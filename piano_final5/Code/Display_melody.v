==> flow/design.v <==
module Display_melody (
    input[10:0] frequency,
    input[1:0] sw,
    input CP_381Hz,
    output reg[6:0] a_to_g,
    output reg[3:0] an
);
    reg s;  
    reg[3:0] digit;  
    reg[7:0] x;
    parameter low=2'b10, middle=2'b00, high=2'b01;
    parameter low_do=262, middle_do=523, high_do=1046,
              low_re=294, middle_re=587, high_re=1175,
              low_mi=330, middle_mi=659, high_mi=1318,
              low_fa=349, middle_fa=699, high_fa=1398,
              low_so=392, middle_so=784, high_so=1569,
              low_la=440, middle_la=880, high_la=1762,
              low_xi=494, middle_xi=988, high_xi=1977,
              silence=1;
    always @(*) begin
        case (frequency)
            low_do: x=8'b1010_0001;  
            middle_do: x=8'b1011_0001;  
            high_do: x=8'b1100_0001;  
            low_re: x=8'b1010_0010;  
            middle_re: x=8'b1011_0010;  
            high_re: x=8'b1100_0010;  
            low_mi: x=8'b1010_0011;  
            middle_mi: x=8'b1011_0011;  
            high_mi: x=8'b1100_0011;  
            low_fa: x=8'b1010_0100;  
            middle_fa: x=8'b1011_0100;  
            high_fa: x=8'b1100_0100;  
            low_so: x=8'b1010_0101;  
            middle_so: x=8'b1011_0101;  
            high_so: x=8'b1100_0101;  
            low_la: x=8'b1010_0110;  
            middle_la: x=8'b1011_0110;  
            high_la: x=8'b1100_0110;  
            low_xi: x=8'b1010_0111;  
            middle_xi: x=8'b1011_0111;  
            high_xi: x=8'b1100_0111;  
            default: case (sw) 
                low: x=8'b1010_0000;  
                middle: x=8'b1011_0000;  
                high: x=8'b1100_0000;  
                default: x=8'b1011_0000;
            endcase
        endcase
    end
    always@(posedge CP_381Hz) begin
        s<=s+1;
    end
    always@(s,x) 
        case(s)
        0: digit=x[3:0];
        1: digit=x[7:4];
        default digit=x[3:0];
        endcase
    always@(s) begin
        an=4'b1111;
        an[s]=0;
    end
    always@(digit)
        case(digit)
            0:a_to_g<=7'b000_0001;
            1:a_to_g<=7'b100_1111;
            2:a_to_g<=7'b001_0010;
            3:a_to_g<=7'b000_0110;
            4:a_to_g<=7'b100_1100;
            5:a_to_g<=7'b010_0100;
            6:a_to_g<=7'b010_0000;
            7:a_to_g<=7'b000_1111;
            'hA:a_to_g<=7'b111_0111;  
            'hB:a_to_g<=7'b111_1110;  
            'hC:a_to_g<=7'b011_1111;  
            default:a_to_g<=7'b000_0001;  
        endcase
endmodule
**Reports on Display_melody**

The steps from the RTL of Display_melody to its reports follow in flow order.
Line numbers count from 1 in the design file above.
A cell with n/a has no value.

- Design top: Display_melody
- Clock: CP_381Hz
- Cell library: sky130hd
- Library corner: tt_025C_1v80

**After elaboration**

Yosys after proc, flatten, opt, wreduce and memory -nomap, before mapping. Enables and synchronous resets that opt folds into registers are not counted as muxes. Memory bits, and registers merged into a memory's read port (data or address), are not among the register bits. Print and check cells are not counted. Equal cells are merged and count once.
Yosys's memory passes give these memory sizes; they may raise the number of words (mostly to a power of two), join words into wider ones and drop unused or constant bits.

- Flip-flop bits (word level): 1
- Bits in latches: 0
- Memory bits (writable): 0
- Bits in read-only memories: 112
- Clocked read ports x word width: 0
- Memories kept: 1
- Input port bits: 14
- Elaborated cells: 35

- Add/sub/neg operators: 2
- Multiply operators: 0
- Div/mod/pow operators: 0
- Order comparisons: 0
- Eq/ne operators: 23
- Shift operators: 2
- Muxes and demuxes: 3
- Bitwise operators: 3
- Reductions and logical operators: 0

Memory list:

| memory | depth | width | rd ports | write ports | RTL line | RTL |
|---|---|---|---|---|---|---|
| (no name shown) | 16 | 7 | 1 | 0 | 65 | `case(digit)` |

Operators by type and width:

| cell | number |
|---|---|
| parallel mux 7 bit (select 21 bit) | 1 |
| == test 11 x 10 -> 1 bit (second input constant) | 7 |
| == test 11 bit (second input constant) | 7 |
| == test 11 x 9 -> 1 bit (second input constant) | 7 |
| parallel mux 7 bit (select 2 bit) | 1 |
| variable shift 1 x 2 -> 4 bit (first input constant) | 2 |
| parallel mux 4 bit (select 2 bit) | 1 |
| bitwise OR 4 bit | 1 |
| NOT 4 bit | 1 |
| negation 1 -> 2 bit | 1 |
| == test 2 x 1 -> 1 bit (second input constant) | 1 |
| == test 2 bit (second input constant) | 1 |
| adder 1 bit (second input constant) | 1 |
| NOT 1 bit | 1 |

**Logic depth**

Longest topological path by Yosys (ltp), each cell counted once; first at word level (registers and memories cut), then after technology mapping (sequential cells cut; the memories' decode and read muxes count).

- Depth after elaboration: 4
- ABC_AREA: 0
- Depth in mapped cells: 13

**Synthesis result**

Yosys stat after the flow's synthesis: flattened, memories mapped to cells. It holds for the ABC_AREA given above (unset counts as 0); a run with the other value may have another netlist.
Totals and module areas in this step are rounded.

Cells by type:

| cell type | number |
|---|---|
| sky130_fd_sc_hd__ha_1 | 9 |
| sky130_fd_sc_hd__nor2_1 | 15 |
| sky130_fd_sc_hd__nand2_1 | 14 |
| sky130_fd_sc_hd__buf_4 | 6 |
| sky130_fd_sc_hd__mux2i_1 | 4 |
| sky130_fd_sc_hd__a21oi_1 | 7 |
| sky130_fd_sc_hd__nand4b_1 | 4 |
| sky130_fd_sc_hd__o21ai_0 | 7 |
| sky130_fd_sc_hd__buf_6 | 3 |
| sky130_fd_sc_hd__or4b_4 | 2 |
| sky130_fd_sc_hd__nand3_1 | 5 |
| sky130_fd_sc_hd__nor2b_1 | 4 |
| sky130_fd_sc_hd__mux2_2 | 2 |
| sky130_fd_sc_hd__nand4bb_1 | 2 |
| sky130_fd_sc_hd__o21a_1 | 3 |
| sky130_fd_sc_hd__nor4_4 | 1 |
| sky130_fd_sc_hd__dfxtp_1 | 1 |
| sky130_fd_sc_hd__and2_1 | 3 |

Other cell types: 38; their cells: 50.

- Standard cells after synthesis: 142
- Chip area (Yosys): 1050 µm²
- Sequential part of the area: 20.0 µm²
- Flip-flop cells: 1
- Buffers: 10

**Timing after synthesis**

Path of least setup slack by OpenSTA after synthesis, without wires, with an ideal clock, recovery checks aside; 20% of the period is set as input and as output delay. Where synthesis merged equal registers, the netlist keeps one of their names.

- Path type: input to output
- From: in frequency[5]
- To: out a_to_g[2]
- Clock period: 6800 ps
- Arrival: 3934 ps
- Setup slack: 1506 ps
- Delay of the path: 2574 ps
- Stages: 13
- Path buffers: 1
- Synthesis period reached: 5294 ps

"delay of the path" = arrival - input delay + setup time.
At an output port there is no setup time.
"stages" counts driving pins, that of a launching flip-flop among them; a cell with two outputs on the path counts twice.
"synthesis period reached" = period - worst setup slack (recovery checks aside). The figure is calculated, with input and output delays left at 20% of the set period.
Between the ends stands the longest chain of elaborated cells between them, by number of cells; it is not shown to be the way that was timed. Of several equally long chains one is given.
A line is the first line of the expression or statement that the cell stems from. Yosys adds cells for indexed reads and writes and turns some case tables into memories.
The chain passes a memory read, where the word-level depth is cut; so it can be longer than that depth.

- Cell sequence: sky130_fd_sc_hd__buf_6 > sky130_fd_sc_hd__or4b_4 > sky130_fd_sc_hd__nor3b_2 > sky130_fd_sc_hd__o21ai_1 > sky130_fd_sc_hd__nand2_1 > sky130_fd_sc_hd__and4b_4 > sky130_fd_sc_hd__nand2_1 > sky130_fd_sc_hd__mux2_1 > sky130_fd_sc_hd__mux2i_1 > sky130_fd_sc_hd__ha_1 > sky130_fd_sc_hd__inv_1 > sky130_fd_sc_hd__o221a_1 > sky130_fd_sc_hd__nor2_1
- Cells in the longest elaborated chain: 4
- Elaborated cells on any way between the ends: 24
- RTL lines with such cells: 3
- Classes of those cells: eq/ne (21); mux (2); memory (1)

RTL lines, path after synthesis:

| item | RTL line | RTL |
|---|---|---|
| from (decl) | 2 | `input[10:0] frequency,` |
| == test 11 bit | 21 | `case (frequency)` |
| parallel mux 7 bit (select 21 bit) | 21 |  |
| parallel mux 4 bit (select 2 bit) | 55 | `case(s)` |
| memory read (16 x 7 bit) | 65 | `case(digit)` |
| to (decl) | 5 | `output reg[6:0] a_to_g,` |

**Worst path after layout**

Path of least setup slack in the final report of run 2 (OpenROAD, finished layout, wires in). Where an end is a register, its clock arrival counts in the times.
The path's times are printed in steps of 10 ps; the period is the one set.

- Path type: input to output
- From: in frequency[10]
- To: out a_to_g[3]
- Clock period: 4290 ps
- Arrival: 3530 ps
- Setup slack: -90 ps
- Stages: 16
- Path buffers: 4

Between the ends stands the longest chain of elaborated cells between them, by number of cells; it is not shown to be the way that was timed. Of several equally long chains one is given.
The chain passes a memory read, where the word-level depth is cut; so it can be longer than that depth.

- Cell sequence: sky130_fd_sc_hd__buf_2 > sky130_fd_sc_hd__or3b_4 > sky130_fd_sc_hd__or2_4 > sky130_fd_sc_hd__o22ai_2 > sky130_fd_sc_hd__buf_4 > sky130_fd_sc_hd__nor4_4 > sky130_fd_sc_hd__buf_4 > sky130_fd_sc_hd__nand4_1 > sky130_fd_sc_hd__and2_4 > sky130_fd_sc_hd__nand2_2 > sky130_fd_sc_hd__and2_4 > sky130_fd_sc_hd__ha_4 > sky130_fd_sc_hd__mux2_4 > sky130_fd_sc_hd__nand2_2 > sky130_fd_sc_hd__o21ai_2 > sky130_fd_sc_hd__buf_2
- Cells in the longest elaborated chain: 4
- Elaborated cells on any way between the ends: 24
- RTL lines with such cells: 3
- Classes of those cells: eq/ne (21); mux (2); memory (1)

RTL lines, path after layout:

| item | RTL line | RTL |
|---|---|---|
| from (decl) | 2 | `input[10:0] frequency,` |
| == test 11 bit | 21 | `case (frequency)` |
| parallel mux 7 bit (select 21 bit) | 21 |  |
| parallel mux 4 bit (select 2 bit) | 55 | `case(s)` |
| memory read (16 x 7 bit) | 65 | `case(digit)` |
| to (decl) | 5 | `output reg[6:0] a_to_g,` |

Appendix: measured runs

Measured results for Display_melody: 2 stored runs of the Yosys and OpenROAD flow on sky130hd. The settings differ; the order carries no meaning. The constraints put input and output delay at 20% of the set period each and load the outputs with 0.01 pF.
"clock period achieved" = clock period - worst setup slack. The figure is calculated, with input and output delays left at 20% of the set period.
"total design power" rests on the timing tool's default activity at the inputs, not on a simulated workload.
Results are given in rounded form.

### Run 1

Settings: `period_ns=2.93`, `CORE_UTILIZATION=71`, `SETUP_SLACK_MARGIN=0.33`, `PLACE_DENSITY=0.94`, `HOLD_SLACK_MARGIN=-0.01`, `CORE_ASPECT_RATIO=0.71`, `CORE_MARGIN=4`, `CELL_PAD_IN_SITES_GLOBAL_PLACEMENT=0`, `TNS_END_PERCENT=15`, `CTS_CLUSTER_DIAMETER=22`, `SLEW_MARGIN=30`, `MIN_ROUTING_LAYER=met1`, `MAX_ROUTING_LAYER=met4`, `CAP_MARGIN=20`

Incomplete, placement halted on GPL-0301.

### Run 2

Settings: `period_ns=4.29`, `SETUP_SLACK_MARGIN=0.03`, `CAP_MARGIN=20`, `CORE_MARGIN=2`, `CORE_UTILIZATION=40`, `SLEW_MARGIN=20`

- Clock period achieved: 4384 ps
- Post-synthesis cell area: 1050 µm²
- Smallest setup slack: -94 ps
- Total design power: 0.101 mW
- Die footprint: 3050 µm²
- Summed negative setup slack: -239 ps
- Utilization of the finished layout: 71.8%
- Standard-cell area of the final layout: 1780 µm²
