==> flow/design.v <==
module Clkdiv (
    input CP_100MHz,
    input clr,
    output CP_25MHz,
    output reg CP_20ms,
    output reg CP_rhythm,  
    output CP_381Hz
); 
    parameter N=9999_9999;
    reg[1:0] count1;
    reg[31:0] count2;
    reg[31:0] count3;
    reg[23:0] count4;
    always @(posedge CP_100MHz, posedge clr) begin
        if(clr==1)
            count1<=0;
        else count1<=count1+1;
    end
    assign CP_25MHz=count1[1];
    always @(posedge CP_100MHz) begin
        CP_20ms<=0;
        if(count2<N/50)
            count2<=count2+1;
        else begin
            count2<=0;
            CP_20ms<=1;
        end
    end
    always @(posedge CP_100MHz) begin
        CP_rhythm<=0;
        if(count3<N/3)
            count3<=count3+1;
        else begin
            count3<=0;
            CP_rhythm<=1;
        end
    end
    always@(posedge CP_100MHz) begin  
        count4<=count4+1;
    end
    assign CP_381Hz=count4[17];  
endmodule
Reports on Clkdiv. Tool output for the design above, in the order of the flow. Line numbers count from 1 in the design file above. Cell names lack the library's common part. A cell with -- has no value.

Top module: Clkdiv. Clock input: CP_100MHz. Library: sky130hd. Corner: tt_025C_1v80.

Word-level counts. Yosys after proc, flatten, opt, wreduce and memory -nomap, before mapping. Enables and synchronous resets that opt folds into registers are not counted as muxes. Memory bits, and registers merged into a memory's read port (data or address), are not among the register bits. Print and check cells are not counted. Equal cells are merged and count once.

For divide/modulo/power cells the number is 0. Under mux-type cells stands 2. Under bitwise operators stands 0. The entry for $add $sub $neg reads 4. Shift-type cells: 0. For reductions and logical operators the number is 0. Under equality and inequality tests stands 0. The entry for $mul reads 0. The figure for order comparisons is 2.

Operators with widths (number): 32-bit by 1-bit adder with 32-bit output with constant B (2); 32-bit by 21-bit < comparator with 1-bit output with constant B (1); 32-bit by 25-bit < comparator with 1-bit output with constant B (1); 24-bit by 1-bit adder with 24-bit output with constant B (1); 2-bit by 1-bit adder with 2-bit output with constant B (1); 1-bit two-way mux (2).

For bits in registers the number is 92. The entry for ROM bits reads 0. The entry for elaborated cells reads 14. The entry for memories kept reads 0. The figure for RAM bits is 0. Bits in latches: 0. Under output and inout port bits stands 4. Clocked read ports x word width: 0.

Longest topological paths. Depth = most cells in a row (Yosys ltp): at word level without a register or memory, in the mapped netlist without a sequential cell, where the memories' decode and read muxes count.

The entry for depth in word-level cells reads 2. The figure for ABC_AREA is 0. Gate-level depth with buffers: 8. Under gate-level depth less buffers stands 7.

Synthesis result. The flow's flattened synthesis, as Yosys stat reports it; memories are mapped. The netlist is that of the ABC_AREA named above (0 if unset); the other value can give another one.

Cell types: dfxtp_1 (number 84, total area 1.68E+03 um^2); xnor2_1 (number 28, total area 245.235 um^2); xor2_1 (number 28, total area 245.235 um^2); nor2_1 (number 38, total area 142.637 um^2); nor2_2 (number 19, total area 118.864 um^2); nand2_1 (number 31, total area 116.362 um^2); nand3_1 (number 23, total area 115.11 um^2); nand4_1 (number 16, total area 100.096 um^2); and3_1 (number 10, total area 62.56 um^2); dfrtp_1 (number 2, total area 50.048 um^2); ha_1 (number 4, total area 50.048 um^2); inv_1 (number 13, total area 48.797 um^2); nor3_2 (number 4, total area 40.038 um^2); nor4_1 (number 5, total area 31.28 um^2); nor3_1 (number 5, total area 25.024 um^2); buf_6 (number 2, total area 22.522 um^2); nand4_4 (number 1, total area 21.27 um^2); a31oi_1 (number 3, total area 18.768 um^2).

Other cell types: 21; their cells: 30.

The entry for synthesis area reads 0.0033732 mm^2. The figure for mapped cells is 346. Flip-flops: 86.

Timing after synthesis. Path of least setup slack by OpenSTA after synthesis, without wires, with an ideal clock, recovery checks aside; 20% of the period is set as input and as output delay. Where synthesis merged equal registers, the netlist keeps one of their names.

Kind: register -> register. Start: reg count3[0]. End: reg count3[12]. Under stages stands 9. The entry for time at the first pin reads 0.000 ns. The entry for delay of the path reads 1.841 ns. The figure for period is 3.83 ns. The figure for data arrival time is 1.726 ns. For slack the number is 1.989 ns. Data required time: 3.715 ns. For synthesis period reached the number is 1.841 ns.

"delay of the path" = arrival - input delay + setup time. "stages" counts driving pins, that of a launching flip-flop among them; a cell with two outputs on the path counts twice. "synthesis period reached" = period - worst setup slack (recovery checks aside). The figure is calculated, with input and output delays left at 20% of the set period. Between the ends stands the longest chain of elaborated cells between them, by number of cells; it is not shown to be the way that was timed. Of several equally long chains one is given. Each line given opens the expression or statement behind the cell; cells for indexed reads and writes are added by Yosys, which also makes memories of some case tables.

Cells stage by stage: dfxtp_1 > inv_1 > ha_1 > and2b_1 > o2111ai_1 > a2111o_1 > o21ai_4 > buf_6 > nor2_2. Length of the longest elaborated chain: 1. The figure for elaborated cells between the ends (all ways) is 2. The figure for source lines of those cells is 2. Those cells by class: 1 x add/sub; 1 x compare.

RTL lines, path after synthesis: from (decl) (RTL line 12) `reg[31:0] count3;`; from (assign) (RTL line 32) `count3<=count3+1;`; from (assign) (RTL line 34) `count3<=0;`; 32-bit by 1-bit adder with 32-bit output (RTL line 32); to (assign) (RTL line 32); to (assign) (RTL line 34); to (decl) (RTL line 12).

Path in the finished layout. From the final timing report of run A: the path of least setup slack in the routed layout; clock arrival at registers is part of the times.

Kind: register -> register. Start: reg count3[0]. End: reg count3[20]. The figure for period is 1.98 ns. Data required time: 2.22 ns. The entry for time at the first pin reads 0.34 ns. For slack the number is 0.12 ns. Under stages stands 9. The figure for data arrival time is 2.10 ns.

Between the ends stands the longest chain of elaborated cells between them, by number of cells; it is not shown to be the way that was timed. Of several equally long chains one is given.

Cells stage by stage: dfxtp_1 > inv_1 > ha_1 > and2b_1 > o2111ai_1 > a2111o_1 > o21ai_4 > clkbuf_16 > nor2_2. Length of the longest elaborated chain: 1. The figure for elaborated cells between the ends (all ways) is 2. The figure for source lines of those cells is 2. Those cells by class: 1 x add/sub; 1 x compare.

RTL lines, path post-layout: from (decl) (RTL line 12) `reg[31:0] count3;`; from (assign) (RTL line 32) `count3<=count3+1;`; from (assign) (RTL line 34) `count3<=0;`; 32-bit by 1-bit adder with 32-bit output (RTL line 32); to (assign) (RTL line 32); to (assign) (RTL line 34); to (decl) (RTL line 12).

Lab notebook: Clkdiv

Record of 2 stored runs of the RTL-to-layout flow on Clkdiv, platform sky130hd. The runs are unordered. Constraints: input delay and output delay 20% of the set period each, output load 0.01 pF. "achieved clock period" is the run's clock period less its worst setup slack. It is reckoned from that one timing run; input and output delays stay at 20% of the period that was set. By "time on the worst setup path" is meant the share of the clock period that the worst setup path is allowed (20% is reserved at inputs, 20% at outputs), minus its slack. Clock arrival times at its registers enter into it. "power consumption": no workload was simulated; the value follows from the tool's default switching activity.

Run A has these settings: period_ns 1.98; CORE_UTILIZATION 51; CAP_MARGIN 20; CORE_MARGIN 2; SLEW_MARGIN 20. The standard-cell area after layout comes to 0.0039062 mm^2. The achieved clock period comes to 1.855 ns. The chip area in the Yosys report reads 0.0033732 mm^2. The utilization after routing stands at 0.612. The time on the worst setup path reads 1.86 ns. Worst path kind: register -> register. The total die area reads 0.0072804 mm^2. The measured worst setup slack after layout is 0.125 ns. For the power consumption the run shows 3.145 mW. The summed negative setup slack comes to 0.000 ns.

Run B has these settings: period_ns 1.99; CORE_UTILIZATION 67; SETUP_SLACK_MARGIN 0.03; PLACE_DENSITY 0.6; CORE_ASPECT_RATIO 1.31; CELL_PAD_IN_SITES_GLOBAL_PLACEMENT 0; GPL_TIMING_DRIVEN 0; CTS_CLUSTER_DIAMETER 88; CAP_MARGIN 0; CORE_MARGIN 2; SLEW_MARGIN 20. The standard-cell area after layout comes to 0.0038787 mm^2. The achieved clock period comes to 1.934 ns. The chip area in the Yosys report reads 0.0033732 mm^2. The utilization after routing stands at 0.798. The time on the worst setup path reads 1.93 ns. Worst path kind: register -> register. The total die area reads 0.0056234 mm^2. The measured worst setup slack after layout is 0.056 ns. For the power consumption the run shows 3.000 mW. The summed negative setup slack comes to 0.000 ns.
